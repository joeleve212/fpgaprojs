==> flow/design.v <==
module debouncer (
    input clk,  
    input in,   
    output out   
  );
  reg [7:0] pressCount = 8'h00;
  parameter integer minCount = 10;  
  reg outVal = 1'b0;
  assign out = outVal;
  always @(posedge clk) begin
    if (in && (pressCount < 255)) begin
      pressCount = pressCount + 1;
    end else if (pressCount > 0) begin
      pressCount = pressCount - 1;
    end
    if (pressCount > 200) begin
      outVal = 1'b1;
    end else if (pressCount == 0) begin
      outVal = 1'b0;
    end
  end
endmodule
Step by step through the tools: debouncer
What the tools print for debouncer, step after step.
Lines are those of the file above, counted from 1.
Operators: Yosys type, input widths -> output width; for muxes data width and select width s.
Cell names lack the library's common part.
A cell with -- has no value.
Design
  design top: debouncer
  clock input: clk
  library: sky130hd
  timing corner: tt_025C_1v80

After elaboration
Counts by Yosys on the flattened word-level netlist (proc, flatten, opt, wreduce; memories kept). Register bits leave out memories and registers merged into their read ports (data or address); mux counts leave out enables and synchronous resets folded into registers. Print and check cells are left out. Cells with the same type and inputs are merged into one.
Storage and ports
  bits in registers: 9
  input bits: 2
  output and inout bits: 1
  cells after elaboration: 11
Cells by class
  $add $sub $neg: 2
  magnitude comparators: 3
  multiplexer cells: 2
  reductions and logical operators: 2
Operator list (number)
  $mux 8: 2
  $add 8x1->8 const B: 1
  $sub 8x1->8 const B: 1
  $gt 8x1->1 const B: 1
  $gt 8x8->1 const B: 1
  $lt 8x8->1 const B: 1
  $logic_not 8->1: 1
  $logic_and 1x1->1: 1

Longest topological paths
Yosys ltp: most cells in a row. Word level: on the elaborated netlist, between registers, memories and ports. Mapped: between sequential cells and ports; inverters and the memories' decode and read muxes count.
Depth
  depth after elaboration: 4
  ABC_AREA: 0
  mapped depth: 9

Mapped cells and area
Yosys stat after the flow's synthesis: flattened, memories mapped to cells. It holds for the ABC_AREA given above (unset counts as 0); a run with the other value may have another netlist.
Totals and module areas in this step are rounded.
Mapped netlist
  cells in the netlist: 83
  cell area after synthesis: 710 um2
  sequential part of the area: 180 um2
  flip-flop cells: 9
  buffers: 4
Cells by type
  dfxtp_1: number 9, total area 180.173 um2
  nor2_1: number 8, total area 30.029 um2
  ha_1: number 2, total area 25.024 um2
  nor4b_4: number 1, total area 23.773 um2
  buf_6: number 2, total area 22.522 um2
  mux2i_1: number 2, total area 20.019 um2
  nand3_1: number 4, total area 20.019 um2
  a31oi_1: number 3, total area 18.768 um2
  and4_1: number 2, total area 17.517 um2
  xnor2_1: number 2, total area 17.517 um2
  o41ai_2: number 1, total area 16.266 um2
  a21oi_1: number 3, total area 15.014 um2
  a311oi_2: number 1, total area 15.014 um2
  inv_1: number 4, total area 15.014 um2
  nand2_1: number 4, total area 15.014 um2
  nor3_1: number 3, total area 15.014 um2
  o21bai_1: number 2, total area 15.014 um2
  a22oi_2: number 1, total area 12.512 um2
Other cell types: 24; their cells: 29.

Worst setup path after synthesis
OpenSTA on the mapped netlist: ideal clock, no wires. The path of least setup slack (recovery checks aside). Input and output delay are each 20% of the period. Register names are those of the netlist, which keeps one name where synthesis merged equal registers.
Path after synthesis
  kind: reg2reg
  from: reg pressCount[0]
  to: reg outVal
  clock period: 2.48 ns
  library setup time: 0.124 ns
  data arrival time: 1.963 ns
  data required time: 2.356 ns
  slack: 0.393 ns
  path delay: 2.087 ns
  stages: 10
  buffers on the path: 0
  synthesis period reached: 2.087 ns
"path delay" is the arrival time less input delay plus setup time.
"stages": output pins that drive a net of the path, with the launching flip-flop's if there is one; two outputs of one cell count as two.
"synthesis period reached" = period - worst setup slack (recovery checks aside). The figure is calculated, with input and output delays left at 20% of the set period.
The rows between start and end are the longest chain of elaborated cells between them; the timing report does not say that the signal goes this way. Where chains are equally long, one stands for them.
A line is the first line of the expression or statement that the cell stems from. Yosys adds cells for indexed reads and writes and turns some case tables into memories.
Between the ends, after synthesis
  path through: dfxtp_1 inv_1 ha_1 nor4b_4 nand2_2 a311oi_2 o22ai_1 a211o_1 a21oi_1 a21oi_1
  cells in the longest elaborated chain: 4
  elaborated cells between the ends (all ways): 9
  source lines of those cells: 6
  those cells by class: add/sub (2); compare (3); mux (2); reduce/logical (2)
Ends and longest elaborated chain, after synthesis
  start, declared: line 6  | reg [7:0] pressCount = 8'h00;
  start, assigned: line 12  | pressCount = pressCount + 1;
  start, assigned: line 14  | pressCount = pressCount - 1;
  $sub 8x1->8: line 14
  $mux 8: line 13  | end else if (pressCount > 0) begin
  $mux 8: line 11  | if (in && (pressCount < 255)) begin
  $gt 8x8->1: line 16  | if (pressCount > 200) begin
  end, assigned: line 17  | outVal = 1'b1;
  end, assigned: line 19  | outVal = 1'b0;
  end, declared: line 8  | reg outVal = 1'b0;

Timing after layout
From the final timing report of run A: the path of least setup slack in the routed layout; clock arrival at registers is part of the times.
Path post-layout
  kind: reg2reg
  from: reg pressCount[0]
  to: reg outVal
  clock period: 2.85 ns
  library setup time: 0.11 ns
  data arrival time: 2.55 ns
  data required time: 3.00 ns
  slack: 0.45 ns
  stages: 10
  buffers on the path: 0
The rows between start and end are the longest chain of elaborated cells between them; the timing report does not say that the signal goes this way. Where chains are equally long, one stands for them.
Between the ends, post-layout
  path through: dfxtp_1 inv_1 ha_1 nor4b_4 nand2_2 a311oi_2 o22ai_1 a211o_1 a21oi_1 a21oi_1
  cells in the longest elaborated chain: 4
  elaborated cells between the ends (all ways): 9
  source lines of those cells: 6
  those cells by class: add/sub (2); compare (3); mux (2); reduce/logical (2)
Ends and longest elaborated chain, post-layout
  start, declared: line 6  | reg [7:0] pressCount = 8'h00;
  start, assigned: line 12  | pressCount = pressCount + 1;
  start, assigned: line 14  | pressCount = pressCount - 1;
  $sub 8x1->8: line 14
  $mux 8: line 13  | end else if (pressCount > 0) begin
  $mux 8: line 11  | if (in && (pressCount < 255)) begin
  $gt 8x8->1: line 16  | if (pressCount > 200) begin
  end, assigned: line 17  | outVal = 1'b1;
  end, assigned: line 19  | outVal = 1'b0;
  end, declared: line 8  | reg outVal = 1'b0;

Subject: debouncer on sky130hd, stored results

Hello all,

Design debouncer on sky130hd. What follows are 2 stored runs of the flow, each under its own settings; their order means nothing. The constraints put input and output delay at 20% of the set period each and load the outputs with 0.01 pF.
By "period reached" is meant the clock period of the run minus its worst setup slack. This is arithmetic on one report: input and output delays are still those of the set period (20% each).
"time used up by the worst setup path" means the part of the period allowed to the worst setup path (the constraints hold back 20% at inputs and 20% at outputs) less its slack; where the path has registers, the arrival times of their clocks count too.
"total power after layout": no workload was simulated; the value follows from the tool's default switching activity.
The measured numbers are rounded.

==> run A: settings <==
{ "period_ns": 2.85, "CORE_UTILIZATION": 67, "SETUP_SLACK_MARGIN": 0.2, "PLACE_DENSITY_LB_ADDON": 0.26, "CORE_ASPECT_RATIO": 1.06, "CORE_MARGIN": 5, "TNS_END_PERCENT": 45, "GPL_TIMING_DRIVEN": 0, "GPL_ROUTABILITY_DRIVEN": 0, "CAP_MARGIN": 20, "SLEW_MARGIN": 20 }
==> run A: results <==
worst slack on setup checks: 0.45 ns
total power after layout: 890 uW
period reached: 2.399 ns
time used up by the worst setup path: 2.40 ns
type of the worst setup path: reg2reg
total negative slack on setup checks: 0.000 ns
full die area: 1800 um2
post-layout utilization: 0.76
chip area in the Yosys report: 710 um2

==> run B: settings <==
{ "period_ns": 1.59, "CORE_UTILIZATION": 35, "PLACE_DENSITY_LB_ADDON": 0.24, "TNS_END_PERCENT": 10, "GPL_TIMING_DRIVEN": 0, "GPL_ROUTABILITY_DRIVEN": 0, "CTS_CLUSTER_DIAMETER": 386, "CAP_MARGIN": 30, "SLEW_MARGIN": 20, "MIN_ROUTING_LAYER": "met2", "CORE_MARGIN": 2 }
==> run B: results <==
worst slack on setup checks: -0.52 ns
total power after layout: 2000 uW
period reached: 2.113 ns
time used up by the worst setup path: 2.11 ns
type of the worst setup path: reg2reg
total negative slack on setup checks: -0.77 ns
full die area: 2400 um2
post-layout utilization: 0.5
chip area in the Yosys report: 710 um2

Thanks
